==> flow/design.v <==
module PIPE(
  clk,
  rst_n,
  in_valid,
  in_1,
  in_2,
  in_3,
  in_4,
  mode,
  out_valid,
  out_value
);
input  logic clk,rst_n,in_valid;
input  logic [5:0] in_1,in_2,in_3,in_4;
input  logic [1:0] mode;
output logic out_valid;
output logic [26:0] out_value;
logic [5:0] in_1_buf,in_2_buf,in_3_buf,in_4_buf;
logic in_valid_buf;
logic [26:0] pipe1_a, pipe1_b, pipe2_a, pipe2_b;
logic out_valid_buf, out_valid1;
logic [1:0] mode_buf, mode1;
always_ff @(posedge clk or negedge rst_n) begin
  if (~rst_n) begin
    out_valid <= 0;
    out_value <= 0;
  end
  else begin
    out_valid <= out_valid1;
    out_value <= pipe2_a;
  end
end
always_ff @ (posedge clk) begin
  out_valid_buf <= (in_valid_buf)? 1:0;
  out_valid1 <= out_valid_buf;
end
always_ff @ (posedge clk) begin
  in_valid_buf <= in_valid;
  in_1_buf <= in_1;
  in_2_buf <= in_2;
  in_3_buf <= in_3;
  in_4_buf <= in_4;
  mode_buf <= mode;
end
always_ff @ (posedge clk) begin
  mode1 <= mode_buf;
  case (mode_buf)
  2'b00: begin
    pipe1_a <= in_1_buf;
    pipe1_b <= in_2_buf;
  end
  2'b01: begin
    pipe1_a <= in_3_buf;
    pipe1_b <= in_4_buf;
  end
  2'b10: begin
    pipe1_a <= in_1_buf * in_2_buf;
    pipe1_b <= in_3_buf * in_4_buf;
  end
  endcase
  case (mode1)
  2'b00: begin
    pipe2_a <= pipe1_a * pipe1_b;
    pipe2_b <= pipe2_b;
  end
  2'b01: begin
    pipe2_a <= pipe1_a + pipe1_b;
    pipe2_b <= pipe2_b;
  end
  2'b10: begin
    pipe2_a <= pipe1_a * pipe1_b;
    pipe2_b <= pipe2_b;
  end
  endcase
end
endmodule
Tool chain data of PIPE:

Tool output for the design above, in the order of the flow.
Line numbers count from 1 in the design file above.
Operators: Yosys type, input widths -> output width; for muxes data width and select width s.
A cell with - has no value.

* top module: PIPE
* clock input: clk
* standard-cell library: sky130hd
* timing corner: tt_025C_1v80

After elaboration:

Source: Yosys, flattened and elaborated, memories not mapped. Widths are those after wreduce. Registers that Yosys merges into a memory's read port (data or address) are not register bits. Print and check cells do not count. Equal cells are merged and count once.

* bits in registers: 140
* input port bits: 29
* cells after elaboration: 31

* add/subtract/negate cells: 1
* $mul: 3
* eq/ne operators: 4
* muxes and demuxes: 4
* reductions and logical operators: 5

Operator list (count)
* $mul 27x27->27: 1
* $pmux 27 s3: 2
* $mul 6x6->12: 2
* $pmux 27 s2: 1
* $add 27x27->27: 1
* $eq 2x1->1 const B: 2
* $eq 2x2->1 const B: 2
* $logic_not 2->1: 2
* $reduce_bool 3->1: 1
* $reduce_bool 2->1: 1
* $reduce_or 2->1: 1
* $mux 1: 1

Logic depth:

Depth = most cells in a row (Yosys ltp): at word level without a register or memory, in the mapped netlist without a sequential cell, where the memories' decode and read muxes count.

* depth after elaboration: 3
* ABC_AREA: 0
* gate-level depth with buffers: 23

Netlist:

The flow's flattened synthesis, as Yosys stat reports it; memories are mapped. The netlist is that of the ABC_AREA named above (0 if unset); the other value can give another one.
The area totals of this step are shown rounded.

Cell types
* sky130_fd_sc_hd__fa_1: count 135, area in all 2.7E+03 um2
* sky130_fd_sc_hd__ha_1: count 166, area in all 2.08E+03 um2
* sky130_fd_sc_hd__edfxtp_1: count 51, area in all 1.53E+03 um2
* sky130_fd_sc_hd__and2_1: count 129, area in all 807.024 um2
* sky130_fd_sc_hd__inv_1: count 205, area in all 769.488 um2
* sky130_fd_sc_hd__dfrtp_1: count 28, area in all 700.672 um2
* sky130_fd_sc_hd__dfxtp_1: count 31, area in all 620.595 um2
* sky130_fd_sc_hd__nand2_1: count 113, area in all 424.157 um2
* sky130_fd_sc_hd__xor2_1: count 20, area in all 175.168 um2
* sky130_fd_sc_hd__o21ai_0: count 30, area in all 150.144 um2
* sky130_fd_sc_hd__a21oi_1: count 29, area in all 145.139 um2
* sky130_fd_sc_hd__nor2_1: count 38, area in all 142.637 um2
* sky130_fd_sc_hd__xnor2_1: count 15, area in all 131.376 um2
* sky130_fd_sc_hd__clkbuf_1: count 33, area in all 123.869 um2
* sky130_fd_sc_hd__a21o_1: count 8, area in all 60.058 um2
* sky130_fd_sc_hd__a22oi_1: count 8, area in all 60.058 um2
* sky130_fd_sc_hd__mux2_2: count 5, area in all 56.304 um2
* sky130_fd_sc_hd__o21a_1: count 7, area in all 52.55 um2

Other cell types: 42; their cells: 86.

* cells in the netlist: 1137
* cell area after synthesis: 11360 um2
* mapped flip-flops: 110

Worst setup path after synthesis:

Path of least setup slack by OpenSTA after synthesis, without wires, with an ideal clock, recovery checks aside; 20% of the period is set as input and as output delay. Where synthesis merged equal registers, the netlist keeps one of their names.

* path kind: flip-flop to flip-flop
* from: register pipe1_b[3]
* to: register pipe2_a[21]
* period: 12.2 ns
* library setup time: 0.262 ns
* time at the first pin: 0.000 ns
* data arrival time: 5.289 ns
* data required time: 11.938 ns
* setup slack: 6.649 ns
* path delay: 5.551 ns
* stages: 22
* path buffers: 2
* synthesis period reached: 5.551 ns

"path delay" = arrival - input delay + setup time.
"stages" counts driving pins, that of a launching flip-flop among them; a cell with two outputs on the path counts twice.
"synthesis period reached" = period - worst setup slack (recovery checks aside). The figure is calculated, with input and output delays left at 20% of the set period.
The rows between start and end are the longest chain of elaborated cells between them; the timing report does not say that the signal goes this way. Where chains are equally long, one stands for them.
A line is the first line of the expression or statement that the cell stems from. Yosys adds cells for indexed reads and writes and turns some case tables into memories.
At most two assigning lines are given for a register; there are more.

* cells stage by stage: sky130_fd_sc_hd__edfxtp_1 sky130_fd_sc_hd__clkbuf_1 sky130_fd_sc_hd__and2_1 sky130_fd_sc_hd__fa_1 sky130_fd_sc_hd__inv_1 sky130_fd_sc_hd__fa_1 sky130_fd_sc_hd__inv_1 sky130_fd_sc_hd__ha_1 sky130_fd_sc_hd__ha_1 sky130_fd_sc_hd__fa_1 sky130_fd_sc_hd__ha_1 sky130_fd_sc_hd__inv_1 sky130_fd_sc_hd__fa_1 sky130_fd_sc_hd__inv_1 sky130_fd_sc_hd__ha_1 sky130_fd_sc_hd__clkbuf_1 sky130_fd_sc_hd__a21o_1 sky130_fd_sc_hd__nand3_1 sky130_fd_sc_hd__a21oi_1 sky130_fd_sc_hd__a211o_1 sky130_fd_sc_hd__a41oi_2 sky130_fd_sc_hd__mux2_1
* length of the longest elaborated chain: 2

Ends and longest elaborated chain, after synthesis
* start, declared: line 20 `logic [26:0] pipe1_a, pipe1_b, pipe2_a, pipe2_b;`
* start, assigned: line 50 `pipe1_b <= in_2_buf;`
* start, assigned: line 54 `pipe1_b <= in_4_buf;`
* $mul 27x27->27: line 71 `pipe2_a <= pipe1_a * pipe1_b;`
* $pmux 27 s2: line 61 `case (mode1)`
* end, assigned: line 63 `pipe2_a <= pipe1_a * pipe1_b;`
* end, assigned: line 67 `pipe2_a <= pipe1_a + pipe1_b;`
* end, declared: line 20

Path in the finished layout:

From the final timing report of flow run A: the path of least setup slack in the routed layout; clock arrival at registers is part of the times.

* path kind: flip-flop to flip-flop
* from: register pipe1_b[6]
* to: register pipe2_a[26]
* period: 6.87 ns
* library setup time: 0.15 ns
* time at the first pin: 0.37 ns
* data arrival time: 6.56 ns
* data required time: 7.09 ns
* setup slack: 0.53 ns
* stages: 20
* path buffers: 0

The rows between start and end are the longest chain of elaborated cells between them; the timing report does not say that the signal goes this way. Where chains are equally long, one stands for them.
At most two assigning lines are given for a register; there are more.

* cells stage by stage: sky130_fd_sc_hd__edfxtp_1 sky130_fd_sc_hd__ha_1 sky130_fd_sc_hd__inv_1 sky130_fd_sc_hd__fa_1 sky130_fd_sc_hd__fa_1 sky130_fd_sc_hd__inv_1 sky130_fd_sc_hd__fa_1 sky130_fd_sc_hd__ha_1 sky130_fd_sc_hd__fa_1 sky130_fd_sc_hd__ha_1 sky130_fd_sc_hd__inv_1 sky130_fd_sc_hd__fa_1 sky130_fd_sc_hd__inv_1 sky130_fd_sc_hd__ha_1 sky130_fd_sc_hd__and3_1 sky130_fd_sc_hd__nand3_1 sky130_fd_sc_hd__o21ai_1 sky130_fd_sc_hd__a31oi_1 sky130_fd_sc_hd__nand2b_1 sky130_fd_sc_hd__a21oi_1
* length of the longest elaborated chain: 2

Ends and longest elaborated chain, post-layout
* start, declared: line 20 `logic [26:0] pipe1_a, pipe1_b, pipe2_a, pipe2_b;`
* start, assigned: line 50 `pipe1_b <= in_2_buf;`
* start, assigned: line 54 `pipe1_b <= in_4_buf;`
* $mul 27x27->27: line 71 `pipe2_a <= pipe1_a * pipe1_b;`
* $pmux 27 s2: line 61 `case (mode1)`
* end, assigned: line 63 `pipe2_a <= pipe1_a * pipe1_b;`
* end, assigned: line 67 `pipe2_a <= pipe1_a + pipe1_b;`
* end, declared: line 20

Stored flow runs of PIPE (2 of them; Yosys, OpenROAD, sky130hd). They differ in their settings and are not a sequence. Constraints: input delay and output delay 20% of the set period each, output load 0.01 pF.
"achieved clock period" = clock period - worst setup slack. The figure is calculated, with input and output delays left at 20% of the set period.
"time on the worst setup path" = time allowed to the worst setup path (clock period - input delay - output delay, where it has them) - its slack; a late launch clock adds to it, a late capture clock takes from it.
By "overall power" is meant OpenSTA's value without simulated activity: inputs other than the clock are taken to toggle once in ten clock periods, and the tool carries that through the logic.
Results are given in rounded form.

### Flow run A

Settings: `period_ns=6.87`, `CORE_UTILIZATION=40`, `SETUP_SLACK_MARGIN=0.02`, `PLACE_DENSITY=0.42`, `CORE_ASPECT_RATIO=0.57`, `CORE_MARGIN=9`, `CELL_PAD_IN_SITES_DETAIL_PLACEMENT=0`, `CTS_CLUSTER_SIZE=90`, `SLEW_MARGIN=5`, `CAP_MARGIN=20`

- Worst slack on setup checks: 0.534 ns
- Post-route worst hold slack: 0.328 ns
- Overall power: 4399 uW
- Achieved clock period: 6.336 ns
- Area inside the die boundary: 35020 um2
- Utilization after layout: 45.2%
- Post-route setup TNS: 0.000 ns
- Time on the worst setup path: 6.34 ns
- Kind of the worst setup path: flip-flop to flip-flop
- Area of the synthesized netlist: 11360 um2

### Flow run B

Settings: `period_ns=9.78`, `CORE_UTILIZATION=20`, `SETUP_SLACK_MARGIN=0.45`, `PLACE_DENSITY=0.63`, `CORE_MARGIN=8`, `CELL_PAD_IN_SITES_GLOBAL_PLACEMENT=3`, `TNS_END_PERCENT=45`, `GPL_ROUTABILITY_DRIVEN=0`, `CTS_CLUSTER_SIZE=34`, `CAP_MARGIN=15`, `SLEW_MARGIN=10`

- Worst slack on setup checks: 3.618 ns
- Post-route worst hold slack: 0.328 ns
- Overall power: 3120 uW
- Achieved clock period: 6.162 ns
- Area inside the die boundary: 64660 um2
- Utilization after layout: 23.2%
- Post-route setup TNS: 0.000 ns
- Time on the worst setup path: 6.16 ns
- Kind of the worst setup path: flip-flop to flip-flop
- Area of the synthesized netlist: 11360 um2
