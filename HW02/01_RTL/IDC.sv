==> flow/design.v <==
module IDC(
	clk,
	rst_n,
	in_valid,
    in_id,
    out_valid,
    out_legal_id
);
input clk, rst_n, in_valid;
input [5:0] in_id;
output logic out_valid;
output logic out_legal_id;
logic [5:0] cnt, cnt_next;
logic [5:0] in_id_buf;
logic [4:0] remainder, remainder_next, remainder_temp;  
logic [4:0] adds [9:0][35:0];
always_ff @(posedge clk or negedge rst_n) begin
    if (~rst_n) begin
        cnt <= 0;
        remainder <= 0;
        in_id_buf <= 0;
    end
    else begin
        cnt <= cnt_next;
        remainder <= remainder_temp;
        in_id_buf <= in_id;
    end
end
always_comb begin
    cnt_next = 0;
    if (cnt < 12 && in_valid == 1)
        cnt_next = cnt + 1;
end
assign adds[0] = {0,0,0,0,0,0,0,0,0,0,0,0,0,0,0,0,0,0,0,0,0,0,0,0,0,0,0,0,0,0,0,0,0,0,0,0};
assign adds[1] = {8,9,0,1,2,3,3,4,5,6,7,8,9,0,1,2,2,3,4,5,6,7,8,9,0,1,0,0,0,0,0,0,0,0,0,0};
assign adds[2] = {0,0,0,0,0,0,0,0,0,0,0,0,0,0,0,0,0,0,0,0,0,0,0,0,0,0,2,4,6,8,0,2,4,6,8,0};
assign adds[3] = {0,0,0,0,0,0,0,0,0,0,0,0,0,0,0,0,0,0,0,0,0,0,0,0,0,0,3,6,9,2,5,8,1,4,7,0};
assign adds[4] = {0,0,0,0,0,0,0,0,0,0,0,0,0,0,0,0,0,0,0,0,0,0,0,0,0,0,4,8,2,6,0,4,8,2,6,0};
assign adds[5] = {0,0,0,0,0,0,0,0,0,0,0,0,0,0,0,0,0,0,0,0,0,0,0,0,0,0,5,0,5,0,5,0,5,0,5,0};
assign adds[6] = {0,0,0,0,0,0,0,0,0,0,0,0,0,0,0,0,0,0,0,0,0,0,0,0,0,0,6,2,8,4,0,6,2,8,4,0};
assign adds[7] = {0,0,0,0,0,0,0,0,0,0,0,0,0,0,0,0,0,0,0,0,0,0,0,0,0,0,7,4,1,8,5,2,9,6,3,0};
assign adds[8] = {0,0,0,0,0,0,0,0,0,0,0,0,0,0,0,0,0,0,0,0,0,0,0,0,0,0,8,6,4,2,0,8,6,4,2,0};
assign adds[9] = {0,0,0,0,0,0,0,0,0,0,0,0,0,0,0,0,0,0,0,0,0,0,0,0,0,0,9,8,7,6,5,4,3,2,1,0};
always_comb begin
    remainder_next = 0;
    out_valid= 0;
    out_legal_id = 0;
    remainder_temp = 0;
    if (cnt == 1) begin
        remainder_temp = adds[cnt][in_id_buf];
    end
    else if (cnt <= 9) begin
        remainder_next = (cnt == 1) ? adds[cnt][in_id_buf] : remainder + adds[cnt][in_id_buf];
        remainder_temp = remainder_next >= 10 ? remainder_next - 10 : remainder_next;
    end
    else begin
        out_valid = 1;
        remainder_temp = (remainder == 0)? 0 : 10 - remainder;
        out_legal_id= (remainder_temp == in_id_buf)? 1 : 0;
    end
end
endmodule
# Step by step through the tools: IDC
# What the tools print for IDC, step after step.
# Lines are those of the file above, counted from 1.
# Operators carry their Yosys type and port widths (W data, S select, Z words).
# Cell names lack the library's common part.
# Not given: -
[setup] top_module="IDC" clock="clk" lib="sky130hd" pvt_corner="tt_025C_1v80"

# After elaboration
# Yosys after proc, flatten, opt, wreduce and memory -nomap, before mapping. Enables and synchronous resets that opt folds into registers are not counted as muxes. Print and check cells are not counted. Equal cells are merged and count once.
[word_totals] word_cells=393 out_inout_bits=2 inputBits=9 register_bits=17
[op_classes] addsub=7 n_reduce_logical=4 eq_ne=361 multipliers=1 compare=3 n_mux=14
[op_table] cell="$pmux W5 S351" count=1
[op_table] cell="$eq A9 B8 Y1 const B" count=128
[op_table] cell="$eq A9 B9 Y1 const B" count=104
[op_table] cell="$eq A9 B7 Y1 const B" count=64
[op_table] cell="$eq A9 B6 Y1 const B" count=32
[op_table] cell="$eq A9 B5 Y1 const B" count=16
[op_table] cell="$mul A32 B4 Y7 const B" count=1
[op_table] cell="$eq A9 B4 Y1 const B" count=8
[op_table] cell="$eq A9 B3 Y1 const B" count=4
[op_table] cell="$mux W5" count=7
[op_table] cell="$eq A9 B2 Y1 const B" count=2
[op_table] cell="$reduce_or A10 Y1" count=1
[op_table] cell="$eq A9 B1 Y1 const B" count=1
[op_table] cell="$add A9 B9 Y9" count=1
[op_table] cell="$logic_not A9 Y1" count=1
[op_table] cell="$sub A4 B6 Y7 const A" count=1
[op_table] cell="$sub A6 B6 Y7 const A" count=1
[op_table] cell="$eq A5 B6 Y1" count=1
[op_table] cell="$add A6 B1 Y6 const B" count=1
[op_table] cell="$eq A6 B1 Y1 const B" count=1
[op_table] cell="$le A6 B4 Y1 const B" count=1
[op_table] cell="$lt A6 B4 Y1 const B" count=1
[op_table] cell="$mux W6" count=1
[op_table] cell="$sub A4 B5 Y5 const A" count=1
[op_table] cell="$sub A5 B4 Y5 const B" count=1
[op_table] cell="$ge A5 B4 Y1 const B" count=1
[op_table] cell="$add A5 B5 Y5" count=1
[op_table] cell="$logic_not A5 Y1" count=1
# Other operator kinds: 2; their cells: 6.

# Logic depth
# Longest topological path by Yosys (ltp), each cell counted once; first at word level (registers and memories cut), then after technology mapping (sequential cells cut; the memories' decode and read muxes count).
[logic_depth] word_depth=14 abc_area=0 ltp_mapped=7 mapped_depth_nobuf=7

# Netlist
# The flow's flattened synthesis, as Yosys stat reports it; memories are mapped. The netlist is that of the ABC_AREA named above (0 if unset); the other value can give another one.
[by_type] cell_type="dfrtp_1" count=17 type_area_um2=425.408
[by_type] cell_type="ha_1" count=8 type_area_um2=100.096
[by_type] cell_type="xnor2_1" count=7 type_area_um2=61.309
[by_type] cell_type="nor2_1" count=8 type_area_um2=30.029
[by_type] cell_type="o21ai_0" count=6 type_area_um2=30.029
[by_type] cell_type="nor4b_4" count=1 type_area_um2=23.773
[by_type] cell_type="a211oi_1" count=3 type_area_um2=22.522
[by_type] cell_type="inv_1" count=5 type_area_um2=18.768
[by_type] cell_type="o32ai_2" count=1 type_area_um2=16.266
[by_type] cell_type="a21oi_1" count=3 type_area_um2=15.014
[by_type] cell_type="nand3_1" count=3 type_area_um2=15.014
[by_type] cell_type="nor3b_1" count=2 type_area_um2=15.014
[by_type] cell_type="a31oi_1" count=2 type_area_um2=12.512
[by_type] cell_type="nor2b_1" count=2 type_area_um2=12.512
[by_type] cell_type="or3_1" count=2 type_area_um2=12.512
[by_type] cell_type="buf_6" count=1 type_area_um2=11.261
[by_type] cell_type="nand2_1" count=3 type_area_um2=11.261
[by_type] cell_type="mux2i_1" count=1 type_area_um2=10.01
# Not listed: further types 14, cells in them 15.
[synth_totals] yosys_area_um2=939.7 buf_cells=2 sequential_area_um2=425.4 flip_flops=17 mapped_cells=90

# Timing after synthesis
# OpenSTA on the mapped netlist: ideal clock, no wires. The path of least setup slack (recovery checks aside). Input and output delay are each 20% of the period. Register names are those of the netlist, which keeps one name where synthesis merged equal registers.
[synth_timing] path_type="register to output" start="register remainder[2]" end="output out_legal_id" driving_pins=8 delay_ns=1.790 arrival_time_ns=1.790 slack_ns=0.594 output_delay_ns=0.596 period_ns=2.98 n_path_buf=0 t_first_pin_ns=0.000 t_required_ns=2.384 synth_period_reached_ns=2.386
# "delay_ns" = arrival - input delay + setup time.
# At an output port there is no setup time.
# "driving_pins" counts driving pins, that of a launching flip-flop among them; a cell with two outputs on the path counts twice.
# "synth_period_reached_ns" = period - worst setup slack (recovery checks aside). The figure is calculated, with input and output delays left at 20% of the set period.
# Between the ends stands the longest chain of elaborated cells between them, by number of cells; it is not shown to be the way that was timed. Of several equally long chains one is given.
# A line is the first line of the expression or statement that the cell stems from. Yosys adds cells for indexed reads and writes and turns some case tables into memories.
[synth_via] cell_sequence="dfrtp_1 > inv_1 > ha_1 > nor2b_1 > o21a_1 > or3_1 > xnor2_1 > nor3_1" elab_chain_len=6 cone_cells=7 lines_between=4 cone_classes="1 x add/sub; 1 x eq/ne; 4 x mux; 1 x reduce/logical"
[synth_lines] item="from (decl)" line_no=15 source="logic [4:0] remainder, remainder_next, remainder_temp;"
[synth_lines] item="from (assign)" line_no=20 source="remainder <= 0;"
[synth_lines] item="from (assign)" line_no=25 source="remainder <= remainder_temp;"
[synth_lines] item="$sub A4 B5 Y5" line_no=58 source="remainder_temp = (remainder == 0)? 0 : 10 - remainder;"
[synth_lines] item="$mux W5" line_no=58
[synth_lines] item="$eq A5 B6 Y1" line_no=59 source="out_legal_id= (remainder_temp == in_id_buf)? 1 : 0;"
[synth_lines] item="$mux W1" line_no=59
[synth_lines] item="$mux W1" line_no=52 source="else if (cnt <= 9) begin"
[synth_lines] item="$mux W1" line_no=49 source="if (cnt == 1) begin"
[synth_lines] item="to (decl)" line_no=12 source="output logic out_legal_id;"

# Worst path after layout
# Path of least setup slack in the final report of run A (OpenROAD, finished layout, wires in). Where an end is a register, its clock arrival counts in the times.
[layout_timing] path_type="register to output" start="register remainder[1]" end="output out_legal_id" driving_pins=9 n_path_buf=1 arrival_time_ns=2.68 slack_ns=0.42 period_ns=3.87 output_delay_ns=0.77 t_first_pin_ns=0.28 t_required_ns=3.10
# Between the ends stands the longest chain of elaborated cells between them, by number of cells; it is not shown to be the way that was timed. Of several equally long chains one is given.
[layout_via] cell_sequence="dfrtp_1 > inv_1 > ha_1 > nor4b_1 > a31oi_1 > o32ai_2 > nand3_1 > nor3_1 > clkdlybuf4s50_1" elab_chain_len=6 cone_cells=7 lines_between=4 cone_classes="1 x add/sub; 1 x eq/ne; 4 x mux; 1 x reduce/logical"
[layout_lines] item="from (decl)" line_no=15 source="logic [4:0] remainder, remainder_next, remainder_temp;"
[layout_lines] item="from (assign)" line_no=20 source="remainder <= 0;"
[layout_lines] item="from (assign)" line_no=25 source="remainder <= remainder_temp;"
[layout_lines] item="$sub A4 B5 Y5" line_no=58 source="remainder_temp = (remainder == 0)? 0 : 10 - remainder;"
[layout_lines] item="$mux W5" line_no=58
[layout_lines] item="$eq A5 B6 Y1" line_no=59 source="out_legal_id= (remainder_temp == in_id_buf)? 1 : 0;"
[layout_lines] item="$mux W1" line_no=59
[layout_lines] item="$mux W1" line_no=52 source="else if (cnt <= 9) begin"
[layout_lines] item="$mux W1" line_no=49 source="if (cnt == 1) begin"
[layout_lines] item="to (decl)" line_no=12 source="output logic out_legal_id;"

Add stored flow runs of IDC

Measured data: module IDC, platform sky130hd, 2 stored runs of the flow under differing settings, order arbitrary. Input and output delays are each 20% of the period that was set; the output load is 0.01 pF.
"achievedPeriod_ns" = clock period - worst setup slack. The figure is calculated, with input and output delays left at 20% of the set period.
By "worst_path_time_ns" is meant the share of the clock period that the worst setup path is allowed (20% is reserved at inputs, 20% at outputs), minus its slack. Clock arrival times at its registers enter into it.
"totalPower_w" rests on the timing tool's default activity at the inputs, not on a simulated workload.

[flow] run A: files
==> flow/run.sh <==
#!/bin/bash
# the make line also repeats the synthesis and layout settings of config.mk as NAME=value (left out here)
make -C /OpenROAD-flow-scripts/flow DESIGN_CONFIG=/design/flow/config.mk WORK_HOME=/design/flow/orfs CLKGATE_MAP_FILE= finish
==> flow/config.mk <==
export PLATFORM = sky130hd
export DESIGN_NAME = IDC
export DESIGN_NICKNAME = IDC
export VERILOG_FILES = /design/flow/design.v
export SDC_FILE = /design/flow/constraint.sdc
export NUM_CORES = 4
export LEC_CHECK = 0
export CAP_MARGIN = 20
export CORE_MARGIN = 2
export CORE_UTILIZATION = 40
export SLEW_MARGIN = 20
==> flow/constraint.sdc <==
create_clock -name core_clock -period 3.87 [get_ports {clk}]
set_input_delay 0.7740 -clock core_clock [delete_from_list [all_inputs] [get_ports {clk}]]
set_output_delay 0.7740 -clock core_clock [all_outputs]
set_load 0.01 [all_outputs]

[flow] run A: metrics
[metrics] hold_worst_slack_ns = 0.507
[metrics] util_pct = 49.2
[metrics] synth_area_um2 = 939.7
[metrics] fin_ws_ns = 0.420
[metrics] worst_path_time_ns = 2.68
[metrics] worst_path_kind = register to output
[metrics] tns_setup_ns = 0.000
[metrics] achievedPeriod_ns = 3.450
[metrics] totalPower_w = 0.0006394
[metrics] stdcell_area_um2 = 1088.5
[metrics] die_footprint_um2 = 2752.6

[flow] run B: files
==> flow/run.sh <==
#!/bin/bash
# the make line also repeats the synthesis and layout settings of config.mk as NAME=value (left out here)
make -C /OpenROAD-flow-scripts/flow DESIGN_CONFIG=/design/flow/config.mk WORK_HOME=/design/flow/orfs CLKGATE_MAP_FILE= finish
==> flow/config.mk <==
export PLATFORM = sky130hd
export DESIGN_NAME = IDC
export DESIGN_NICKNAME = IDC
export VERILOG_FILES = /design/flow/design.v
export SDC_FILE = /design/flow/constraint.sdc
export NUM_CORES = 4
export LEC_CHECK = 0
export CAP_MARGIN = 20
export CELL_PAD_IN_SITES_DETAIL_PLACEMENT = 2
export CELL_PAD_IN_SITES_GLOBAL_PLACEMENT = 0
export CORE_ASPECT_RATIO = 1.23
export CORE_MARGIN = 2
export CORE_UTILIZATION = 55
export PLACE_DENSITY = 0.6
export SLEW_MARGIN = 5
export TNS_END_PERCENT = 15
==> flow/constraint.sdc <==
create_clock -name core_clock -period 2.97 [get_ports {clk}]
set_input_delay 0.5940 -clock core_clock [delete_from_list [all_inputs] [get_ports {clk}]]
set_output_delay 0.5940 -clock core_clock [all_outputs]
set_load 0.01 [all_outputs]

[flow] run B: not finished: placement ended with error DPL-0033
