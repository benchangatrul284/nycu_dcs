==> flow/design.v <==
module ME(
	clk,
	rst_n,
    block_valid,
	area_valid,
    in_data,
    out_valid,
    out_vector
);
input clk, rst_n, block_valid, area_valid;
input [7:0] in_data;
output logic out_valid;
output logic signed [2:0] out_vector;
logic [7:0] block [0:15];
logic [7:0] in [0:15];
logic [7:0] result0;
logic [8:0] result1;
logic [9:0] result2, result3;
logic [9:0] result_f0, result_f1, result_f2, result_f3;
logic [10:0] result4, result5, result6, result7;
logic [10:0] result_f4, result_f5, result_f6, result_f7;
logic [11:0] next, result8, result9, result10, result11, result12, result13, result14;
logic [11:0] result_f8, result_f9, result_f10, result_f11;
logic [11:0] min;
logic signed [2:0] x,y;
logic signed [2:0] x_min,y_min;
logic out0, out1, out2;
always @(posedge clk) begin
    if(block_valid) begin
        block[15] <= in_data;
        block[14] <= block[15];
        block[13] <= block[14];
        block[12] <= block[13];
        block[11] <= block[12];
        block[10] <= block[11];
        block[9] <= block[10];
        block[8] <= block[9];
        block[7] <= block[8];
        block[6] <= block[7];
        block[5] <= block[6];
        block[4] <= block[5];
        block[3] <= block[4];
        block[2] <= block[3];
        block[1] <= block[2];
        block[0] <= block[1];   
    end
end
always @(posedge clk) begin
    if(block_valid) begin
        x <= 2; 
        y <= -2;
    end
    else begin
        x <= x + 1;  
        if(x == 2) begin  
            y <= y - 1;
        end
        else begin
            y <= y;
        end
    end
end
always @(posedge clk) begin
    if (area_valid) begin
        in_next[0] <= (block[0]>in_data)? block[0] - in_data: in_data - block[0];
        in[1] <= (block[1]>in_data)? block[1] - in_data: in_data - block[1] ;
        in[2] <= (block[2]>in_data)? block[2] - in_data: in_data - block[2];
        in[3] <= (block[3]>in_data)? block[3] - in_data: in_data - block[3];
        in[4] <= (block[4]>in_data)? block[4] - in_data: in_data - block[4];
        in[5] <= (block[5]>in_data)? block[5] - in_data: in_data - block[5];
        in[6] <= (block[6]>in_data)? block[6] - in_data: in_data - block[6];
        in[7] <= (block[7]>in_data)? block[7] - in_data: in_data - block[7];
        in[8] <= (block[8]>in_data)? block[8] - in_data: in_data - block[8];
        in[9] <= (block[9]>in_data)? block[9] - in_data: in_data - block[9];
        in[10] <= (block[10]>in_data)? block[10] - in_data: in_data - block[10];
        in[11] <= (block[11]>in_data)? block[11] - in_data: in_data - block[11];
        in[12] <= (block[12]>in_data)? block[12] - in_data: in_data - block[12];
        in[13] <= (block[13]>in_data)? block[13] - in_data: in_data - block[13];
        in[14] <= (block[14]>in_data)? block[14] - in_data: in_data - block[14];
        in[15] <= (block[15]>in_data)? block[15] - in_data: in_data - block[15];
    end
end
always @(posedge clk) begin
    result0 <= in[0];
    result1 <= result0 + in[1];
    result2 <= result1 + in[2];
    result3 <= result2 + in[3];
    result_f0 <= result3;
    result_f1 <= result_f0;
    result_f2 <= result_f1;
    result_f3 <= result_f2;
    result4 <= result_f3 + in[4];
    result5 <= result4 + in[5];
    result6 <= result5 + in[6];
    result7 <= result6 + in[7];
    result_f4 <= result7;
    result_f5 <= result_f4;
    result_f6 <= result_f5;
    result_f7 <= result_f6;
    result8 <= result_f7 + in[8];
    result9 <= result8 + in[9];
    result10 <= result9 + in[10];
    result11 <= result10 + in[11];
    result_f8 <= result11;
    result_f9 <= result_f8;
    result_f10 <= result_f9;
    result_f11 <= result_f10;
    result12 <= result_f11 + in[12];
    result13 <= result12 + in[13];
    result14 <= result13 + in[14];
end
assign next = result14 + in[15];  
always @(posedge clk) begin
    out0 <= (x == -3 && y == 2);
    out1 <= (area_valid && x == 1 && y == -2);
    out2 <= out1;
end
always @(posedge clk or negedge rst_n) begin
    if(!rst_n) begin
        min <= 0;
        out_valid <= 0;
        out_vector <= 0;
        x_min <= x_min;
        y_min <= y_min;
    end
    else if(out0) begin
        min <= next;  
        out_valid <= 0;
        out_vector <= 0;
        x_min <= -2;  
        y_min <= 2;
    end
    else if(out1) begin  
        out_valid <= 1;
        if(next<min) begin
            out_vector <= 2;
            y_min <= -2;
        end
        else begin
            out_vector <= x_min;
            y_min <= y_min;
        end
        min <= min;
        x_min <= x_min;
    end
    else if((x > -3 && x < 3) && (y > -3 && y < 3)) begin
        out_valid <= 0;
        out_vector <= 0;
        if(next<min) begin
            min <= next;
            x_min <= x;
            y_min <= y;
        end
        else begin
            min <= min;
            x_min <= x_min;
            y_min <= y_min;
        end
    end  
    else if(out2) begin
        out_valid <= 1;
        out_vector <= y_min;
        min <= min;
    end
    else begin
        out_valid <= 0;
        out_vector <= 0;
        min <= min;
        x_min <= x_min;
        y_min <= y_min;
    end
end
endmodule
Step by step through the tools: ME
What the tools print for ME, step after step.
Line numbers count from 1 in the design file above.
Operators carry their Yosys type and port widths (W data, S select, Z words).
A cell with n/a has no value.

inputs
  top module = ME
  clock port = clk
  standard-cell library = sky130hd
  timing corner = tt_025C_1v80

Elaborated design
Yosys after proc, flatten, opt, wreduce and memory -nomap, before mapping. Print and check cells are not counted. Equal cells are merged and count once.

word-level totals
  register bits = 568
  input bits = 12
  output and inout bits = 4

cells by class
  add/sub/neg operators = 47
  order comparisons = 20
  equal/unequal tests = 6
  mux-type cells = 35
  reduce/logical cells = 12

operators with widths
  operator               number
  $sub A8 B8 Y8          30
  $gt A8 B8 Y1           15
  $mux W8                15
  $add A12 B8 Y12        7
  $mux W12               4
  $mux W3                12
  $add A11 B8 Y11        3
  $add A11 B8 Y12        1
  $lt A12 B12 Y1         1
  $add A10 B8 Y11        1
  $add A10 B8 Y10        1
  $add A9 B8 Y10         1
  $eq A3 B3 Y1 const B   3
  $add A8 B8 Y9          1
  $logic_and A1 B1 Y1    6
  $eq A3 B2 Y1 const B   2
  $gt A3 B3 Y1 const B   2
  $lt A3 B3 Y1 const B   2
  $reduce_and A3 Y1      2
  $reduce_bool A2 Y1     2
  $reduce_and A4 Y1      1
  $mux W1                4
  $add A3 B2 Y3 const B  1
  $sub A3 B2 Y3 const B  1
  $reduce_bool A3 Y1     1
  $ne A2 B2 Y1 const B   1

Logic depth
Depth = most cells in a row (Yosys ltp): at word level without a register or memory, in the mapped netlist without a sequential cell, where the memories' decode and read muxes count.

depth
  depth after elaboration = 6
  ABC_AREA = 0
  mapped depth = 14
  mapped depth without buffers = 13

Mapped cells and area
Source: synth_stat.txt of the flow (Yosys; design flattened, memories mapped). It holds for the ABC_AREA given above (unset counts as 0); a run with the other value may have another netlist.

cells by type
  type                       number  total area (sq um)
  sky130_fd_sc_hd__edfxtp_1  246     7.39E+03
  sky130_fd_sc_hd__dfxtp_1   296     5.93E+03
  sky130_fd_sc_hd__ha_1      354     4.43E+03
  sky130_fd_sc_hd__inv_1     281     1.05E+03
  sky130_fd_sc_hd__xnor2_1   114     998.458
  sky130_fd_sc_hd__fa_1      44      880.845
  sky130_fd_sc_hd__a21oi_1   143     715.686
  sky130_fd_sc_hd__o21ai_0   141     705.677
  sky130_fd_sc_hd__xor2_1    80      700.672
  sky130_fd_sc_hd__nor2_1    155     581.808
  sky130_fd_sc_hd__nor2b_1   73      456.688
  sky130_fd_sc_hd__a211oi_1  56      420.403
  sky130_fd_sc_hd__dfrtp_1   16      400.384
  sky130_fd_sc_hd__mux2i_1   40      400.384
  sky130_fd_sc_hd__mux2_2    33      371.606
  sky130_fd_sc_hd__nand2_1   96      360.346
  sky130_fd_sc_hd__mux2_1    23      258.998
  sky130_fd_sc_hd__a21o_1    32      240.23

Other cell types: 41; their cells: 471.

synthesis totals
  cell count = 2694
  synthesis area = 29408.2 sq um
  area of sequential cells = 13713.2 sq um
  flip-flops = 558
  buffers = 61

Timing after synthesis
Path of least setup slack by OpenSTA after synthesis, without wires, with an ideal clock, recovery checks aside; 20% of the period is set as input and as output delay. Where synthesis merged equal registers, the netlist keeps one of their names.

path after synthesis
  kind = input -> register
  start = input in_data[1]
  end = register in[4][5]
  period = 3.84 ns
  input delay = 0.768 ns
  launch time at the first pin = 0.768 ns
  data arrival time = 3.336 ns
  required time = 3.583 ns
  slack = 0.247 ns
  delay of the path = 2.825 ns
  stages = 8
  path buffers = 0
  synthesis period reached = 3.593 ns

"delay of the path" is the arrival time less input delay plus setup time.
"stages": output pins that drive a net of the path, with the launching flip-flop's if there is one; two outputs of one cell count as two.
"synthesis period reached" is the clock period less the worst setup slack; recovery checks do not enter. This is arithmetic on one report: input and output delays are still those of the set period (20% each).
Between the ends stands the longest chain of elaborated cells between them, by number of cells; it is not shown to be the way that was timed. Of several equally long chains one is given.
Each line given opens the expression or statement behind the cell; cells for indexed reads and writes are added by Yosys, which also makes memories of some case tables.

on the way, after synthesis
  cells stage by stage = sky130_fd_sc_hd__inv_1 -> sky130_fd_sc_hd__ha_1 -> sky130_fd_sc_hd__nand4_1 -> sky130_fd_sc_hd__or2_2 -> sky130_fd_sc_hd__o311ai_4 -> sky130_fd_sc_hd__mux2_1 -> sky130_fd_sc_hd__a2111o_1 -> sky130_fd_sc_hd__o2111a_1
  cells in the longest elaborated chain = 2

RTL lines, path after synthesis
  item           line  RTL
  from (decl)    11    input [7:0] in_data;
  $sub A8 B8 Y8  69    in[4] <= (block[4]>in_data)? block[4] - in_data: in_data - block[4];
  $mux W8        69
  to (assign)    69
  to (decl)      15    logic [7:0] in [0:15];

Worst path after layout
Path of least setup slack in the final report of run 1 (OpenROAD, finished layout, wires in). Where an end is a register, its clock arrival counts in the times.

path post-layout
  kind = register -> register
  start = register in[15][6]
  end = register min[0]
  period = 2.74 ns
  launch time at the first pin = 0.61 ns
  data arrival time = 3.92 ns
  required time = 3.23 ns
  slack = -0.69 ns
  stages = 14
  path buffers = 1

Between the ends stands the longest chain of elaborated cells between them, by number of cells; it is not shown to be the way that was timed. Of several equally long chains one is given.
A register here has more assigning lines than the two given.

on the way, post-layout
  cells stage by stage = sky130_fd_sc_hd__edfxtp_1 -> sky130_fd_sc_hd__ha_4 -> sky130_fd_sc_hd__a2111oi_4 -> sky130_fd_sc_hd__o211ai_1 -> sky130_fd_sc_hd__a31oi_2 -> sky130_fd_sc_hd__nor3b_2 -> sky130_fd_sc_hd__xor2_1 -> sky130_fd_sc_hd__ha_1 -> sky130_fd_sc_hd__nand4_1 -> sky130_fd_sc_hd__nor2_2 -> sky130_fd_sc_hd__a21oi_2 -> sky130_fd_sc_hd__a31oi_4 -> sky130_fd_sc_hd__buf_12 -> sky130_fd_sc_hd__mux2_4
  cells in the longest elaborated chain = 6

RTL lines, path post-layout
  item             line  RTL
  from (decl)      15    logic [7:0] in [0:15];
  from (assign)    80    in[15] <= (block[15]>in_data)? block[15] - in_data: in_data - block[15];
  $add A12 B8 Y12  112   assign next = result14 + in[15];
  $lt A12 B12 Y1   149   if(next<min) begin
  $mux W12         149
  $mux W12         146   else if((x > -3 && x < 3) && (y > -3 && y < 3)) begin
  $mux W12         133   else if(out1) begin
  $mux W12         126   else if(out0) begin
  to (assign)      127   min <= next;
  to (assign)      143   min <= min;
  to (decl)        24    logic [11:0] min;

Some nets on the timed path still bear RTL names; the line given drives or declares the net.

nets with RTL names, path post-layout
  signal    line
  next[11]  112

Add stored flow runs of ME

Stored flow runs of ME (2 of them; Yosys, OpenROAD, sky130hd). They differ in their settings and are not a sequence. Constraints: input delay and output delay 20% of the set period each, output load 0.01 pF.
By "clock period achieved" is meant the clock period of the run minus its worst setup slack. This is arithmetic on one report: input and output delays are still those of the set period (20% each).
"critical setup path time" means the part of the period allowed to the worst setup path (the constraints hold back 20% at inputs and 20% at outputs) less its slack; where the path has registers, the arrival times of their clocks count too.
"total power after layout" rests on the timing tool's default activity at the inputs, not on a simulated workload.
A setting shown as n/a is not set for that run.
A result given as n/a is not shown for that run.

setting or result                         run 1                 run 2
period_ns                                 2.74                  3.33
CAP_MARGIN                                20                    20
CORE_MARGIN                               2                     2
CORE_UTILIZATION                          40                    72
SLEW_MARGIN                               20                    20
SETUP_SLACK_MARGIN                        n/a                   -0.16
PLACE_DENSITY                             n/a                   0.37
CELL_PAD_IN_SITES_GLOBAL_PLACEMENT        n/a                   3
TNS_END_PERCENT                           n/a                   45
standard-cell area after routing (sq um)  36593.8               n/a
utilization after routing                 0.502                 n/a
total power after layout (µW)             34078                 n/a
clock period achieved (ns)                3.430                 n/a
overall die area (sq um)                  75704.8               n/a
critical setup path time (ns)             3.43                  n/a
type of the worst setup path              register -> register  n/a
mapped cell area after synthesis (sq um)  29408.2               n/a
smallest setup slack (ns)                 -0.690                n/a
summed negative setup slack (ns)          -12.780               n/a

Run 2: stopped before the end: placement reported GPL-0301
